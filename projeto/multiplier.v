==> flow/design.v <==
module multiplier (input wire clk, reset, start,
            input wire [31:0] A, B,
            output reg [31:0] Hi, Lo
);
  reg [31:0] Q;  
  reg [31:0] Acc;  
  reg Q_minus;  
  reg [5:0] counter;
  reg [31:0] Complemento_A;
  always @(posedge clk) begin
    if (reset == 1'b1 || start == 1'b1) begin
      Q = B;  
      Acc = 32'd0;
      Q_minus = 1'b0;
      counter = 6'd32;
      Complemento_A = ~A + 1;
      Hi = 32'd0;
      Lo = 32'd0;
    end else if (counter != 6'd0) begin
      if (Q[0] == 1'b0 && Q_minus == 1'b1) begin
        Acc = Acc + A;
      end
      else if (Q[0] == 1'b1 && Q_minus == 1'b0) begin
        Acc = Acc + Complemento_A;  
      end
      {Acc,Q,Q_minus} = {Acc,Q,Q_minus} >>> 1'b1;
      if (Acc[30] == 1'b1) begin  
		    Acc[31] = 1'b1;
		  end
      counter = counter - 6'd1;
      if (counter == 6'd0) begin 
        if (Acc == 32'b11111111111111111111111111111111) begin
          Acc = 32'b00000000000000000000000000000000;
        end
        Hi = Acc;
        Lo = Q;
      end
    end
  end 
endmodule
# Reports on multiplier
# Tool output for the design above, in the order of the flow.
# Line numbers count from 1 in the design file above.
# Operators: Yosys type, input widths -> output width; for muxes data width and select width s.
# Library cell names are shortened.
# Not given: n/a
dict set report design {
  design {multiplier}
  clock {clk}
  lib {sky130hd}
  lib_corner {tt_025C_1v80}
}

# After elaboration
# Counts by Yosys on the flattened word-level netlist (proc, flatten, opt, wreduce; memories kept). Register bits leave out memories and registers merged into their read ports (data or address). Print and check cells are left out. Cells with the same type and inputs are merged into one.
dict set report word_totals {
  reg_bits 167
  output_inout_bits 64
  elab_cells 33
}
dict set report classes {
  n_addsub 4
  equal 1
  muxes 11
  n_logic 3
  reduce_logical 7
}
# op count
set ops {}
lappend ops {{$mux 32} 8}
lappend ops {{$add 32x32->32} 2}
lappend ops {{$add 32x1->32 const B} 1}
lappend ops {{$eq 32x32->1 const B} 1}
lappend ops {{$not 32->32} 1}
lappend ops {{$sub 6x1->6 const B} 1}
lappend ops {{$logic_not 6->1} 1}
lappend ops {{$reduce_bool 6->1} 1}
lappend ops {{$mux 1} 3}
lappend ops {{$logic_and 1x1->1} 2}
lappend ops {{$not 1->1} 2}
lappend ops {{$reduce_and 2->1} 1}
lappend ops {{$reduce_bool 2->1} 1}
lappend ops {{$logic_or 1x1->1} 1}

# Longest topological paths
# Depth = most cells in a row (Yosys ltp): at word level without a register or memory, in the mapped netlist without a sequential cell, where the memories' decode and read muxes count.
dict set report depth {
  ltp_word 12
  ABC_AREA 0
  mapped_depth 15
}

# Synthesis result
# Yosys stat after the flow's synthesis: flattened, memories mapped to cells. It holds for the ABC_AREA given above (unset counts as 0); a run with the other value may have another netlist.
# The area totals of this step are shown rounded.
dict set report synth_totals {
  mapped_cells 1425
  area_um2 12000
  seq_area_um2 3900
  ff_cells 165
}
# type count area_total_um2
set types {}
lappend types {dfxtp_1 101 2.02E+03}
lappend types {edfxtp_1 64 1.92E+03}
lappend types {nand2_1 312 1.17E+03}
lappend types {ha_1 65 813.28}
lappend types {a21oi_1 113 565.542}
lappend types {xnor2_1 42 367.853}
lappend types {nor2_1 97 364.099}
lappend types {o21ai_0 70 350.336}
lappend types {xor2_1 21 183.926}
lappend types {clkbuf_1 45 168.912}
lappend types {nand4_1 27 168.912}
lappend types {mux2i_1 16 160.154}
lappend types {a22o_1 18 157.651}
lappend types {a32o_1 15 150.144}
lappend types {o31ai_1 20 150.144}
lappend types {nor3_1 28 140.134}
lappend types {a211oi_1 18 135.13}
lappend types {o211ai_1 18 135.13}
# Not listed: further types 66, cells in them 335.

# Timing after synthesis
# Path of least setup slack by OpenSTA after synthesis, without wires, with an ideal clock, recovery checks aside; 20% of the period is set as input and as output delay. Where synthesis merged equal registers, the netlist keeps one of their names.
dict set report synth_timing {
  path_type {input to register}
  startpoint {in A[1]}
  endpoint {reg Hi[25]}
  period_ns 4.87
  launch_ns 0.974
  arrival_ns 4.341
  path_slack_ns 0.411
  delay_ns 3.484
  path_stages 13
  path_buffers 1
  period_less_setup_slack_ns 4.459
}
# "delay_ns" = arrival - input delay + setup time.
# "path_stages": output pins that drive a net of the path, with the launching flip-flop's if there is one; two outputs of one cell count as two.
# "period_less_setup_slack_ns" = period - worst setup slack (recovery checks aside). The figure is calculated, with input and output delays left at 20% of the set period.
# Between the ends stands the longest chain of elaborated cells between them, by number of cells; it is not shown to be the way that was timed. Of several equally long chains one is given.
# Each line given opens the expression or statement behind the cell; cells for indexed reads and writes are added by Yosys, which also makes memories of some case tables.
dict set report synth_between {
  path_cell_list {ha_1 a211oi_2 o21ai_2 a31oi_4 o21bai_4 and3_1 or4_4 or3_1 nor4_1 nand4b_1 or4b_4 buf_6 a32o_1}
  elab_chain_len 9
  cone_cells 9
  cone_classes {add/sub (1); eq/ne (1); mux (7)}
}
# element line
set synth_lines {}
lappend synth_lines {{start, declared} 2} ;# input wire [31:0] A, B,
lappend synth_lines {{$add 32x32->32} 21} ;# Acc = Acc + A;
lappend synth_lines {{$mux 32} 20} ;# if (Q[0] == 1'b0 && Q_minus == 1'b1) begin
lappend synth_lines {{$mux 32} 19} ;# end else if (counter != 6'd0) begin
lappend synth_lines {{$mux 32} 11} ;# if (reset == 1'b1 || start == 1'b1) begin
lappend synth_lines {{$mux 1} 27} ;# if (Acc[30] == 1'b1) begin
lappend synth_lines {{$mux 1} 19}
lappend synth_lines {{$mux 1} 11}
lappend synth_lines {{$eq 32x32->1} 32} ;# if (Acc == 32'b11111111111111111111111111111111) begin
lappend synth_lines {{$mux 32} 32}
lappend synth_lines {{end, assigned} 17} ;# Hi = 32'd0;
lappend synth_lines {{end, assigned} 35} ;# Hi = Acc;
lappend synth_lines {{end, declared} 3} ;# output reg [31:0] Hi, Lo

# Path in the finished layout
# Path of least setup slack in the final report of run 1 (OpenROAD, finished layout, wires in). Where an end is a register, its clock arrival counts in the times.
dict set report layout_timing {
  path_type {input to register}
  startpoint {in A[0]}
  endpoint {reg Acc[13]}
  period_ns 6.33
  launch_ns 1.27
  arrival_ns 5.23
  path_slack_ns 1.42
  path_stages 19
  path_buffers 5
}
# Between the ends stands the longest chain of elaborated cells between them, by number of cells; it is not shown to be the way that was timed. Of several equally long chains one is given.
# A register here has more assigning lines than the two given.
dict set report layout_between {
  path_cell_list {buf_4 ha_4 inv_1 fa_2 nor2b_2 o21a_2 o211ai_1 buf_4 a21oi_2 buf_4 a31oi_1 o211ai_1 and3b_1 nand4_1 or2_4 buf_4 nor4_4 clkbuf_4 o31ai_1}
  elab_chain_len 10
  cone_cells 10
  cone_classes {add/sub (1); eq/ne (1); mux (8)}
}
# element line
set layout_lines {}
lappend layout_lines {{start, declared} 2} ;# input wire [31:0] A, B,
lappend layout_lines {{$add 32x32->32} 21} ;# Acc = Acc + A;
lappend layout_lines {{$mux 32} 20} ;# if (Q[0] == 1'b0 && Q_minus == 1'b1) begin
lappend layout_lines {{$mux 32} 19} ;# end else if (counter != 6'd0) begin
lappend layout_lines {{$mux 32} 11} ;# if (reset == 1'b1 || start == 1'b1) begin
lappend layout_lines {{$mux 1} 27} ;# if (Acc[30] == 1'b1) begin
lappend layout_lines {{$mux 1} 19}
lappend layout_lines {{$mux 1} 11}
lappend layout_lines {{$eq 32x32->1} 32} ;# if (Acc == 32'b11111111111111111111111111111111) begin
lappend layout_lines {{$mux 32} 32}
lappend layout_lines {{$mux 32} 31} ;# if (counter == 6'd0) begin
lappend layout_lines {{end, assigned} 21}
lappend layout_lines {{end, assigned} 24} ;# Acc = Acc + Complemento_A;
lappend layout_lines {{end, declared} 6} ;# reg [31:0] Acc;

; multiplier through Yosys and OpenROAD on sky130hd: 2 stored runs, unordered, with their settings and measured results. The constraints put input and output delay at 20% of the set period each and load the outputs with 0.01 pF.
; "power_uw": no workload was simulated; the value follows from the tool's default switching activity.
; The measured numbers are rounded.

[run 1: settings]
period_ns = 6.33
CORE_UTILIZATION = 43
SETUP_SLACK_MARGIN = 1.5
PLACE_DENSITY_LB_ADDON = 0.25
HOLD_SLACK_MARGIN = 0.15
CORE_ASPECT_RATIO = 1.47
TNS_END_PERCENT = 100
CTS_CLUSTER_DIAMETER = 58
SLEW_MARGIN = 40
MIN_ROUTING_LAYER = met2
MAX_ROUTING_LAYER = met4
CAP_MARGIN = 20
CORE_MARGIN = 2
[run 1: results]
setupTns_ns = 0.000
final_util_pct = 57
final_setup_ws_ns = 1.4
synthesis_area_um2 = 12000
power_uw = 3600
die_um2 = 28000

[run 2: settings]
period_ns = 5.63
CORE_UTILIZATION = 47
SETUP_SLACK_MARGIN = 0.59
PLACE_DENSITY = 0.57
HOLD_SLACK_MARGIN = 0.05
CELL_PAD_IN_SITES_GLOBAL_PLACEMENT = 2
CELL_PAD_IN_SITES_DETAIL_PLACEMENT = 1
TNS_END_PERCENT = 20
ABC_AREA = 0
GPL_TIMING_DRIVEN = 1
MIN_ROUTING_LAYER = met1
MAX_ROUTING_LAYER = met4
CAP_MARGIN = 20
CORE_MARGIN = 2
SLEW_MARGIN = 20
[run 2: results]
setupTns_ns = 0.000
final_util_pct = 61
final_setup_ws_ns = 0.67
synthesis_area_um2 = 12000
power_uw = 3900
die_um2 = 26000
