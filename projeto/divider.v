==> flow/design.v <==
module divider (
  input wire clk, reset, start,
  input wire [31:0] dividendo,
  input wire [31:0] divisor,
  output reg divzero,
  output reg [31:0] Hi, Lo
);
  reg [63:0] div;  
  reg [63:0] resto;  
  reg [31:0] quociente;
  reg [5:0] counter;
  always @(posedge clk) begin
    if (reset == 1'b1 || start == 1'b1) begin
      if (divisor == 32'd0) begin  
        divzero = 1'b1;
        end 
      else begin
        if (dividendo[31] == 1'b1) begin
          resto[31:0] = ~dividendo + 1'b1;  
        end else begin
          resto[31:0] = dividendo;
        end
        if (divisor[31] == 1'b1) begin
          div[63:32] = ~divisor + 1'b1;  
        end else begin
          div[63:32] = divisor;
        end
        div[31:0] = 32'd0;
        resto[63:32] = 32'd0;
        quociente = 32'd0;
        Hi = 32'd0;
        Lo = 32'd0;
        divzero = 1'b0;
        counter = 6'd33;
      end
    end else 
      if (divzero != 1'b1 && counter != 6'd0) begin
        resto = resto - div;
        if (resto[63] == 1'b1) begin
          resto = resto + div;
          quociente = quociente << 1'b1;
          quociente[0] = 1'b0;
        end else begin
          quociente = quociente << 1'b1;
          quociente[0] = 1'b1;
        end
        div = div >> 1'b1;
        counter = counter - 6'd1;
        if (counter == 6'd0) begin  
          if (divisor[31] != dividendo[31]) begin  
            if (divisor[31] == 1'b1) begin  
              Hi = resto[31:0];
              Lo = ~quociente + 1'b1; 
            end else begin  
              Hi = ~resto[31:0] + 1'b1; 
              Lo = ~quociente + 1'b1; 
            end
          end else
            if (divisor[31] == 1'b1) begin  
              Hi = ~resto[31:0] + 1'b1;
              Lo = quociente;
          end else begin 
            Hi = resto[31:0];
            Lo = quociente;
        end
      end
    end
  end
endmodule
=== Tool chain data of divider ===
Tool output for the design above, in the order of the flow.
Lines are those of the file above, counted from 1.
Cell names lack the library's common part.
The mark -- stands for no value.

* Top: divider
* Clock port: clk
* Library: sky130hd
* Corner: tt_025C_1v80

=== Elaborated design ===
Source: Yosys, flattened and elaborated, memories not mapped. Widths are those after wreduce. Registers that Yosys merges into a memory's read port (data or address) are not register bits. Print and check cells do not count. Equal cells are merged and count once.

* Add/sub/neg operators: 7
* Eq/ne operators: 2
* Multiplexer cells: 33
* Bitwise logic cells: 5
* Reduce/logical cells: 9

{| class="wikitable"
|+ Operators with widths
! operator !! count
|-
| 32-bit two-way mux || 15
|-
| 64-bit two-way mux || 7
|-
| 32-bit by 1-bit adder with 32-bit output (second input constant) || 4
|-
| 32-bit NOT || 4
|-
| 31-bit two-way mux || 4
|-
| 64-bit adder || 1
|-
| 64-bit subtractor || 1
|-
| 32-bit logical NOT || 1
|-
| 6-bit two-way mux || 3
|-
| 6-bit by 1-bit subtractor with 6-bit output (second input constant) || 1
|-
| 6-bit logical NOT || 1
|-
| 6-bit nonzero test || 1
|-
| 2-bit nonzero test || 2
|-
| 1-bit two-way mux || 4
|-
| 3-bit AND reduction || 1
|-
| 2-bit != test (second input constant) || 1
|-
| 2-bit AND reduction || 1
|-
| 1-bit != test || 1
|-
| 1-bit logical AND || 1
|-
| 1-bit logical OR || 1
|-
| 1-bit NOT || 1
|}

* Register bits after elaboration: 230
* Bits of input ports: 67
* Output and inout port bits: 65
* Elaborated cells: 63

=== Depth ===
Longest topological path by Yosys (ltp), each cell counted once; first at word level (registers and memories cut), then after technology mapping (sequential cells cut; the memories' decode and read muxes count).

* Word-level depth: 12
* ABC_AREA: 0
* Depth in mapped cells: 25
* Mapped depth without buffers: 24

=== Netlist ===
Yosys stat after the flow's synthesis: flattened, memories mapped to cells. It holds for the ABC_AREA given above (unset counts as 0); a run with the other value may have another netlist.

* Cell count: 2,343
* Synthesis area: 20,564.7 µm²
* Sequential part of the area: 6,906.6 µm²
* Flip-flops: 230
* Buffer cells: 115

{| class="wikitable"
|+ Cell types
! cell !! count
|-
| edfxtp_1 || 230
|-
| ha_1 || 132
|-
| xnor2_1 || 116
|-
| nand2_1 || 238
|-
| xor2_1 || 100
|-
| o21ai_0 || 170
|-
| a21oi_1 || 160
|-
| nor2_1 || 202
|-
| a21o_1 || 88
|-
| inv_1 || 117
|-
| mux2i_1 || 37
|-
| and2_1 || 50
|-
| clkbuf_1 || 65
|-
| o31ai_1 || 30
|-
| nand4_1 || 33
|-
| nand3_1 || 40
|-
| nor3_1 || 40
|-
| buf_2 || 36
|}

Not listed: further types 92, cells in them 459.

=== Worst setup path after synthesis ===
Path of least setup slack by OpenSTA after synthesis, without wires, with an ideal clock, recovery checks aside; 20% of the period is set as input and as output delay. Where synthesis merged equal registers, the netlist keeps one of their names.

* Kind: in2reg
* Start: input start
* End: register Hi[0]
* Clock period: 9.89 ns
* Time at the first pin: 1.978 ns
* Arrival time: 9.370 ns
* Setup slack: -0.141 ns
* Delay of the path: 8.053 ns
* Stages: 4
* Synthesis period reached: 10.031 ns

"delay of the path" is the arrival time less input delay plus setup time.
"stages" counts driving pins, that of a launching flip-flop among them; a cell with two outputs on the path counts twice.
"synthesis period reached" is the clock period less the worst setup slack; recovery checks do not enter. This is arithmetic on one report: input and output delays are still those of the set period (20% each).
Between the ends stands the longest chain of elaborated cells between them, by number of cells; it is not shown to be the way that was timed. Of several equally long chains one is given.
Each line given opens the expression or statement behind the cell; cells for indexed reads and writes are added by Yosys, which also makes memories of some case tables.
At most two assigning lines are given for a register; there are more.
Only ways into the end's enable, where the timed path ends, are counted here.

* Cells stage by stage: nor2_1 -> clkinv_1 -> a311o_1 -> o41ai_1
* Length of the longest elaborated chain: 3
* Elaborated cells between the ends (all ways): 5
* Source lines of those cells: 1
* Classes of those cells: eq/ne (1); reduce/logical (4)

{| class="wikitable"
|+ RTL lines, path after synthesis
! what !! RTL line !! RTL
|-
| start, declared || 2 || <nowiki>input wire clk, reset, start,</nowiki>
|-
| 1-bit logical OR || 13 || <nowiki>if (reset == 1'b1 || start == 1'b1) begin</nowiki>
|-
| 2-bit nonzero test || -- ||
|-
| 3-bit AND reduction || -- ||
|-
| end, assigned || 52 || <nowiki>Hi = resto[31:0];</nowiki>
|-
| end, assigned || 55 || <nowiki>Hi = ~resto[31:0] + 1'b1;</nowiki>
|-
| end, declared || 6 || <nowiki>output reg [31:0] Hi, Lo</nowiki>
|}

=== Timing after layout ===
From the final timing report of run 1: the path of least setup slack in the routed layout; clock arrival at registers is part of the times.

* Kind: reg2reg
* Start: register div[52]
* End: register Hi[24]
* Clock period: 12.9 ns
* Time at the first pin: 0.59 ns
* Arrival time: 7.58 ns
* Setup slack: 5.66 ns
* Stages: 23

Between the ends stands the longest chain of elaborated cells between them, by number of cells; it is not shown to be the way that was timed. Of several equally long chains one is given.
At most two assigning lines are given for a register; there are more.

* Cells stage by stage: edfxtp_1 -> inv_1 -> ha_1 -> nand4_2 -> nor4_1 -> nand4_1 -> o21bai_2 -> nand3_1 -> nand2_4 -> inv_4 -> buf_4 -> nand2_1 -> xnor2_1 -> ha_1 -> and2_1 -> o221ai_1 -> nor4_1 -> nand4b_1 -> a211oi_1 -> a21oi_1 -> or3b_1 -> mux2i_1 -> a311o_1
* Length of the longest elaborated chain: 11
* Elaborated cells between the ends (all ways): 12
* Classes of those cells: add/sub (2); mux (9); logic (1)

{| class="wikitable"
|+ RTL lines, path after layout
! what !! RTL line !! RTL
|-
| start, declared || 8 || <nowiki>reg [63:0] div;</nowiki>
|-
| start, assigned || 24 || <nowiki>div[63:32] = ~divisor + 1'b1;</nowiki>
|-
| start, assigned || 26 || <nowiki>div[63:32] = divisor;</nowiki>
|-
| 64-bit subtractor || 38 || <nowiki>resto = resto - div;</nowiki>
|-
| 64-bit two-way mux || 39 || <nowiki>if (resto[63] == 1'b1) begin</nowiki>
|-
| 64-bit two-way mux || 37 || <nowiki>if (divzero != 1'b1 && counter != 6'd0) begin</nowiki>
|-
| 64-bit two-way mux || 13 || <nowiki>if (reset == 1'b1 || start == 1'b1) begin</nowiki>
|-
| 32-bit NOT || 60 || <nowiki>Hi = ~resto[31:0] + 1'b1;</nowiki>
|-
| 32-bit by 1-bit adder with 32-bit output || 60 ||
|-
| 32-bit two-way mux || 59 || <nowiki>if (divisor[31] == 1'b1) begin</nowiki>
|-
| 32-bit two-way mux || 50 || <nowiki>if (divisor[31] != dividendo[31]) begin</nowiki>
|-
| 32-bit two-way mux || 49 || <nowiki>if (counter == 6'd0) begin</nowiki>
|-
| 32-bit two-way mux || 37 ||
|-
| 32-bit two-way mux || 13 ||
|-
| end, assigned || 52 || <nowiki>Hi = resto[31:0];</nowiki>
|-
| end, assigned || 55 || <nowiki>Hi = ~resto[31:0] + 1'b1;</nowiki>
|-
| end, declared || 6 || <nowiki>output reg [31:0] Hi, Lo</nowiki>
|}

==> results <==
Stored flow runs of divider (2 of them; Yosys, OpenROAD, sky130hd). They differ in their settings and are not a sequence. Constraints: input delay and output delay 20% of the set period each, output load 0.01 pF.
"clock period achieved" means the clock period less the worst setup slack. The figure is calculated, with input and output delays left at 20% of the set period.
"worst setup path time" is the time allowed to the run's worst setup path (the clock period less input and output delay, where it has them) less its slack. Clock arrival times count: a late capture clock shortens it, a late launch clock lengthens it.
"total power of the final layout" is the tool's figure for a default switching activity; nothing was simulated.

=== Run 1 ===
{| class="wikitable"
! Setting !! Value
|-
| period_ns || 12.9
|-
| CORE_UTILIZATION || 33
|-
| SETUP_SLACK_MARGIN || 3.09
|-
| PLACE_DENSITY_LB_ADDON || 0.03
|-
| CORE_MARGIN || 3
|-
| CELL_PAD_IN_SITES_GLOBAL_PLACEMENT || 2
|-
| CELL_PAD_IN_SITES_DETAIL_PLACEMENT || 1
|-
| TNS_END_PERCENT || 90
|-
| SLEW_MARGIN || 5
|-
| MIN_ROUTING_LAYER || met1
|-
| CAP_MARGIN || 20
|-
! Result !! Value
|-
| Full die area || 65,349.3 µm²
|-
| Worst setup path time || 7.24 ns
|-
| Worst setup path kind || reg2reg
|-
| Clock period achieved || 7.235 ns
|-
| Chip area after synthesis (Yosys) || 20,564.7 µm²
|-
| Total negative slack on setup checks || 0.000 ns
|-
| Utilization of the finished layout || 38.4%
|-
| Smallest setup slack || 5.665 ns
|-
| Total power of the final layout || 6.740 mW
|-
| Standard-cell area after layout || 23,431.2 µm²
|-
| Smallest hold slack || 0.601 ns
|}

=== Run 2 ===
{| class="wikitable"
! Setting !! Value
|-
| period_ns || 10.6
|-
| CORE_UTILIZATION || 67
|-
| CORE_ASPECT_RATIO || 0.51
|-
| TNS_END_PERCENT || 60
|-
| ABC_AREA || 1
|-
| CTS_CLUSTER_SIZE || 31
|-
| SLEW_MARGIN || 40
|-
| MIN_ROUTING_LAYER || met1
|-
| CAP_MARGIN || 20
|-
| CORE_MARGIN || 2
|-
! Result !! Value
|-
| Full die area || 32,840.6 µm²
|-
| Worst setup path time || 6.60 ns
|-
| Worst setup path kind || reg2reg
|-
| Clock period achieved || 6.597 ns
|-
| Chip area after synthesis (Yosys) || 20,990.1 µm²
|-
| Total negative slack on setup checks || 0.000 ns
|-
| Utilization of the finished layout || 75.9%
|-
| Smallest setup slack || 4.003 ns
|-
| Total power of the final layout || 8.498 mW
|-
| Standard-cell area after layout || 23,490.0 µm²
|-
| Smallest hold slack || 0.658 ns
|}
